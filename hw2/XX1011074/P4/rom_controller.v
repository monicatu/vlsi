==> flow/design.v <==
module rom_controller(rom_pc, rom_initial, ROM_enable, ROM_read, load_im_done, system_enable, clock);
  parameter cycle = 1;  
  input clock;
  input system_enable;
  input load_im_done;
  output ROM_enable;
  output ROM_read;
  output rom_initial;
  output [7:0]rom_pc;
  reg ROM_enable;
  reg ROM_read;
  reg rom_initial;
  reg [7:0]rom_pc;
  reg [127:0]clock_cnt;
  parameter rom_size = 1;
  initial begin
    rom_pc <= 0;
    clock_cnt <= 0;
  end
  always @ (negedge clock) begin
    clock_cnt = clock_cnt + 1;
  end
  always @ (negedge clock) begin
    if (clock_cnt % cycle == 0 && load_im_done == 1)
      rom_pc = rom_pc + 1;
    else
      rom_pc = rom_pc;
  end
  always @ (negedge clock) begin
    if (rom_pc == rom_size)
      rom_initial = 0;
    else
      rom_initial = 1;
  end
  always @ (negedge clock) begin
    if (system_enable) begin
      ROM_enable <= 1;
      ROM_read <= 1;
    end
    else begin
      ROM_enable <= 0;
      ROM_read <= 0;
    end
  end
endmodule
# [From RTL to reports: rom_controller]
# Tool output for the design above, in the order of the flow.
# Lines are those of the file above, counted from 1.
# Cell names lack the library's common part.
# The mark - stands for no value.
[design] top="rom_controller" clock_port="clock" lib="sky130hd" corner="tt_025C_1v80"

# [Elaborated design]
# Source: Yosys, flattened and elaborated, memories not mapped. Widths are those after wreduce; folded enables and synchronous resets count as part of the registers. Registers that Yosys merges into a memory's read port (data or address) are not register bits. Print and check cells do not count. Equal cells are merged and count once.
[word_totals] reg_bits=10 inputBits=3 output_inout_bits=11 word_cells=7
[op_classes] add_sub_neg=1 n_eq=1 muxes=2
[op_table] cell="8-bit by 1-bit adder with 8-bit output (second input constant)" count=1
[op_table] cell="8-bit by 1-bit == test with 1-bit output (second input constant)" count=1
[op_table] cell="1-bit 2-to-1 mux" count=2

# [Logic depth]
# Longest topological path by Yosys (ltp), each cell counted once; first at word level (registers and memories cut), then after technology mapping (sequential cells cut; the memories' decode and read muxes count).
[depth] word_depth=2 abc_area=0 ltp_mapped=4 mapped_depth_nobuf=4

# [After synthesis]
# The flow's flattened synthesis, as Yosys stat reports it; memories are mapped. The netlist is that of the ABC_AREA named above (0 if unset); the other value can give another one.
[synth_totals] cells=34 synth_area_mm2=0.0004454 seq_area_mm2=0.0002803 ff_cells=10 buf_cells=1
[by_type] cell="edfxtp_1" count=8 type_area_um2=240.23
[by_type] cell="dfxtp_1" count=2 type_area_um2=40.038
[by_type] cell="xnor2_1" count=3 type_area_um2=26.275
[by_type] cell="xor2_1" count=3 type_area_um2=26.275
[by_type] cell="ha_1" count=2 type_area_um2=25.024
[by_type] cell="inv_1" count=4 type_area_um2=15.014
[by_type] cell="nand2_1" count=3 type_area_um2=11.261
[by_type] cell="nand3_1" count=2 type_area_um2=10.01
[by_type] cell="nand3_2" count=1 type_area_um2=10.01
[by_type] cell="nor3_2" count=1 type_area_um2=10.01
[by_type] cell="nor4b_1" count=1 type_area_um2=8.758
[by_type] cell="buf_4" count=1 type_area_um2=7.507
[by_type] cell="and3_1" count=1 type_area_um2=6.256
[by_type] cell="nor3_1" count=1 type_area_um2=5.005
[by_type] cell="nor2_1" count=1 type_area_um2=3.754

Wiki page: rom_controller / flow data

Top module rom_controller; platform sky130hd; tools Yosys and OpenROAD; 2 stored runs in no particular order. Input and output delays are each 20% of the period that was set; the output load is 0.01 pF.
"design_power_uw": no workload was simulated; the value follows from the tool's default switching activity.

[flow] run 1: files
==> flow/run.sh <==
#!/bin/bash
# the make line also repeats the synthesis and layout settings of config.mk as NAME=value (left out here)
make -C /OpenROAD-flow-scripts/flow DESIGN_CONFIG=/design/flow/config.mk WORK_HOME=/design/flow/orfs CLKGATE_MAP_FILE= finish
==> flow/config.mk <==
export PLATFORM = sky130hd
export DESIGN_NAME = rom_controller
export DESIGN_NICKNAME = rom_controller
export VERILOG_FILES = /design/flow/design.v
export SDC_FILE = /design/flow/constraint.sdc
export NUM_CORES = 4
export LEC_CHECK = 0
export CAP_MARGIN = 20
export CORE_MARGIN = 2
export CORE_UTILIZATION = 47
export SLEW_MARGIN = 20
==> flow/constraint.sdc <==
create_clock -name core_clock -period 2.05 [get_ports {clock}]
set_input_delay 0.4100 -clock core_clock [delete_from_list [all_inputs] [get_ports {clock}]]
set_output_delay 0.4100 -clock core_clock [all_outputs]
set_load 0.01 [all_outputs]

[flow] run 1: metrics
[metrics] fin_hold_ws_ns = 0.574
[metrics] synthArea_mm2 = 0.0004454
[metrics] cell_area_final_mm2 = 0.0007044
[metrics] design_power_uw = 533.8
[metrics] design.die.area_mm2 = 0.00121
[metrics] worst_setup_slack_ns = -0.252

[flow] run 2: files
==> flow/run.sh <==
#!/bin/bash
# the make line also repeats the synthesis and layout settings of config.mk as NAME=value (left out here)
make -C /OpenROAD-flow-scripts/flow DESIGN_CONFIG=/design/flow/config.mk WORK_HOME=/design/flow/orfs CLKGATE_MAP_FILE= finish
==> flow/config.mk <==
export PLATFORM = sky130hd
export DESIGN_NAME = rom_controller
export DESIGN_NICKNAME = rom_controller
export VERILOG_FILES = /design/flow/design.v
export SDC_FILE = /design/flow/constraint.sdc
export NUM_CORES = 4
export LEC_CHECK = 0
export ABC_AREA = 0
export CAP_MARGIN = 20
export CELL_PAD_IN_SITES_DETAIL_PLACEMENT = 2
export CORE_ASPECT_RATIO = 0.82
export CORE_MARGIN = 2
export CORE_UTILIZATION = 22
export CTS_CLUSTER_SIZE = 96
export GPL_TIMING_DRIVEN = 0
export MIN_ROUTING_LAYER = met1
export PLACE_DENSITY_LB_ADDON = 0.25
export SETUP_SLACK_MARGIN = 0.3
export SLEW_MARGIN = 20
export TNS_END_PERCENT = 10
==> flow/constraint.sdc <==
create_clock -name core_clock -period 1.18 [get_ports {clock}]
set_input_delay 0.2360 -clock core_clock [delete_from_list [all_inputs] [get_ports {clock}]]
set_output_delay 0.2360 -clock core_clock [all_outputs]
set_load 0.01 [all_outputs]

[flow] run 2: metrics
[metrics] fin_hold_ws_ns = 0.612
[metrics] synthArea_mm2 = 0.0004454
[metrics] cell_area_final_mm2 = 0.0007883
[metrics] design_power_uw = 1052
[metrics] design.die.area_mm2 = 0.0024024
[metrics] worst_setup_slack_ns = -0.563
