==> flow/design.v <==
module mem_controller(load_im_done, im_enable, im_en_read, im_en_write, im_addr, mem_enable, mem_en_read, mem_en_write, mem_addr, rom_ir, rom_initial, reset, clock);
  parameter cycle = 1;  
  parameter im_start = 'h7F;  
  input clock;
  input reset;
  input rom_initial;  
  input [35:0]rom_ir;
  output im_enable;
  output im_en_read;
  output im_en_write;
  output [9:0]im_addr;
  output mem_enable;
  output mem_en_read; 
  output mem_en_write; 
  output [13:0]mem_addr;  
  output load_im_done; 
  reg im_enable;
  reg im_en_read;
  reg im_en_write;
  reg [9:0]im_addr;
  reg mem_enable;
  reg mem_en_read; 
  reg mem_en_write; 
  reg [13:0]mem_addr; 
  wire ir_rst    = rom_ir[35];
  wire ir_en     = rom_ir[34];
  wire ir_select = rom_ir[33];
  wire ir_read   = rom_ir[32];
  wire [15:0]ir_start_address = rom_ir[31:16];
  wire [15:0]ir_size = rom_ir[15:0];
  reg [127:0]clock_cnt;
  reg load_im_done;
  always @ (negedge clock) begin
    if (reset)
      clock_cnt <= 1;
    else
      clock_cnt <= clock_cnt + 1; 
  end
  always @ (negedge clock) begin
    if (reset) begin
      im_addr <= im_start;
      mem_addr <= 0; 
    end else begin
      if (clock_cnt % cycle == 0) begin
        im_addr <= im_addr + 1;
        mem_addr <= mem_addr + 1;
      end else begin
        im_addr <= im_addr;
        mem_addr <= mem_addr;
      end
    end
  end
  always @ (negedge clock) begin
    if (((im_addr - im_start) << 5) == ir_size) 
      load_im_done <= 1;
    else
      load_im_done <= 0;
  end
  always @ (negedge clock) begin
    if (ir_rst) begin
      if (ir_select == 0) begin  
        im_enable <= 0;
        im_en_read <= 0;
        im_en_write <= 0;
        mem_enable <= 0;
        mem_en_read <= 0;
        mem_en_write <= 0;
      end else begin   
        im_enable <= 0;
        im_en_read <= 0;
        im_en_write <= 0;
        mem_enable <= 0;
        mem_en_read <= 0;
        mem_en_write <= 0;
      end
    end else begin  
      if (ir_select == 0) begin  
        im_enable <= 1;
        im_en_read <= 0;
        im_en_write <= 1;
        mem_enable <= 1;
        mem_en_read <= 1;
        mem_en_write <= 0;
      end else begin  
        im_enable <= 0;
        im_en_read <= 0;
        im_en_write <= 0;
        mem_enable <= 1;
        mem_en_read <= 1;
        mem_en_write <= 0;
      end
    end
  end
endmodule
==> Reports on mem_controller <==
What the tools print for mem_controller, step after step.
Line numbers count from 1 in the design file above.
Library cell names are shortened.
{ "design": {"top": "mem_controller", "clock": "clock", "lib": "sky130hd", "pvt_corner": "tt_025C_1v80"} }

==> Word-level counts <==
Yosys after proc, flatten, opt, wreduce and memory -nomap, before mapping. Enables and synchronous resets that opt folds into registers are not counted as muxes. Memory bits, and registers merged into a memory's read port (data or address), are not among the register bits. Print and check cells are not counted. Equal cells are merged and count once.
{ "word_totals": {"mem_count": 0, "in_bits": 39, "register_bits": 27, "clocked_rd_ports_x_width": 0, "elab_cells": 12, "out_inout_bits": 31, "romBits": 0, "latchBits": 0, "ram_bits": 0} }
{ "op_classes": {"n_eq": 1, "reduce_logical": 0, "n_mux": 3, "bitwise": 0, "mul": 0, "n_cmp": 0, "div_mod_pow": 0, "n_addsub": 3, "shifts": 0} }
{ "op_table": {"columns": ["op", "count"], "rows": [
  ["== test 32 x 16 -> 1 bit", 1],
  ["adder 14 x 1 -> 14 bit with constant B", 1],
  ["subtractor 10 x 7 -> 11 bit with constant B", 1],
  ["adder 10 x 1 -> 10 bit with constant B", 1],
  ["2-to-1 mux 1 bit", 3]
]} }

==> Longest topological paths <==
Longest topological path by Yosys (ltp), each cell counted once; first at word level (registers and memories cut), then after technology mapping (sequential cells cut; the memories' decode and read muxes count).
{ "depth": {"word_depth": 3, "abc_area": 1, "depth_mapped": 11, "mapped_depth_nobuf": 11} }

==> After synthesis <==
Source: synth_stat.txt of the flow (Yosys; design flattened, memories mapped). It holds for the ABC_AREA given above (unset counts as 0); a run with the other value may have another netlist.
{ "by_type": {"columns": ["type", "count", "area_total_um2"], "rows": [
  ["dfxtp_1", 27, 540.518],
  ["nand2_1", 59, 221.462],
  ["inv_1", 28, 105.101],
  ["nor2_1", 28, 105.101],
  ["nand3_1", 12, 60.058],
  ["a21oi_1", 11, 55.053],
  ["o21ai_0", 9, 45.043],
  ["nand3b_1", 5, 37.536],
  ["xor2_1", 4, 35.034],
  ["buf_4", 4, 30.029],
  ["ha_1", 2, 25.024],
  ["nor3_4", 1, 16.266],
  ["nor3_1", 3, 15.014],
  ["nand4_1", 2, 12.512],
  ["nor2_4", 1, 11.261],
  ["nand3_2", 1, 10.01],
  ["xnor2_1", 1, 8.758],
  ["clkbuf_1", 2, 7.507]
]} }
Not listed: further types 8, cells in them 8.
{ "mapped": {"stdcells": 208, "buf_cells": 6, "flip_flops": 27, "yosys_area_um2": 1385.1, "seqArea_um2": 540.5} }

==> runs of mem_controller <==
Record of 2 stored runs of the RTL-to-layout flow on mem_controller, platform sky130hd. The runs are unordered. Constraints: input delay and output delay 20% of the set period each, output load 0.01 pF.
"finish__power__total": no workload was simulated; the value follows from the tool's default switching activity.

settings of record 1
{
  "period_ns": 6.15,
  "CORE_UTILIZATION": 15,
  "SETUP_SLACK_MARGIN": 1.0,
  "PLACE_DENSITY_LB_ADDON": 0.02,
  "CORE_MARGIN": 3,
  "CELL_PAD_IN_SITES_GLOBAL_PLACEMENT": 3,
  "CELL_PAD_IN_SITES_DETAIL_PLACEMENT": 2,
  "ABC_AREA": 1,
  "GPL_ROUTABILITY_DRIVEN": 0,
  "CTS_CLUSTER_DIAMETER": 336,
  "CAP_MARGIN": 20,
  "SLEW_MARGIN": 20
}
report of record 1
yosys chip area after synthesis (um^2): 1385.1
finish__design__die__area: 10422.4
finish__design__instance__area__stdcell: 2368.5
finish__design__instance__utilization: 0.2677
finish__timing__setup__ws: 1.006
finish__timing__setup__tns: 0.000
finish__timing__hold__ws: 0.447
finish__power__total: 5.264e-04

settings of record 2
{
  "period_ns": 5.45,
  "CORE_UTILIZATION": 43,
  "CAP_MARGIN": 20,
  "CORE_MARGIN": 2,
  "SLEW_MARGIN": 20
}
report of record 2
yosys chip area after synthesis (um^2): 1352.5
finish__design__die__area: 3610.2
finish__design__instance__area__stdcell: 1985.7
finish__design__instance__utilization: 0.6558
finish__timing__setup__ws: 0.135
finish__timing__setup__tns: 0.000
finish__timing__hold__ws: 0.437
finish__power__total: 5.870e-04
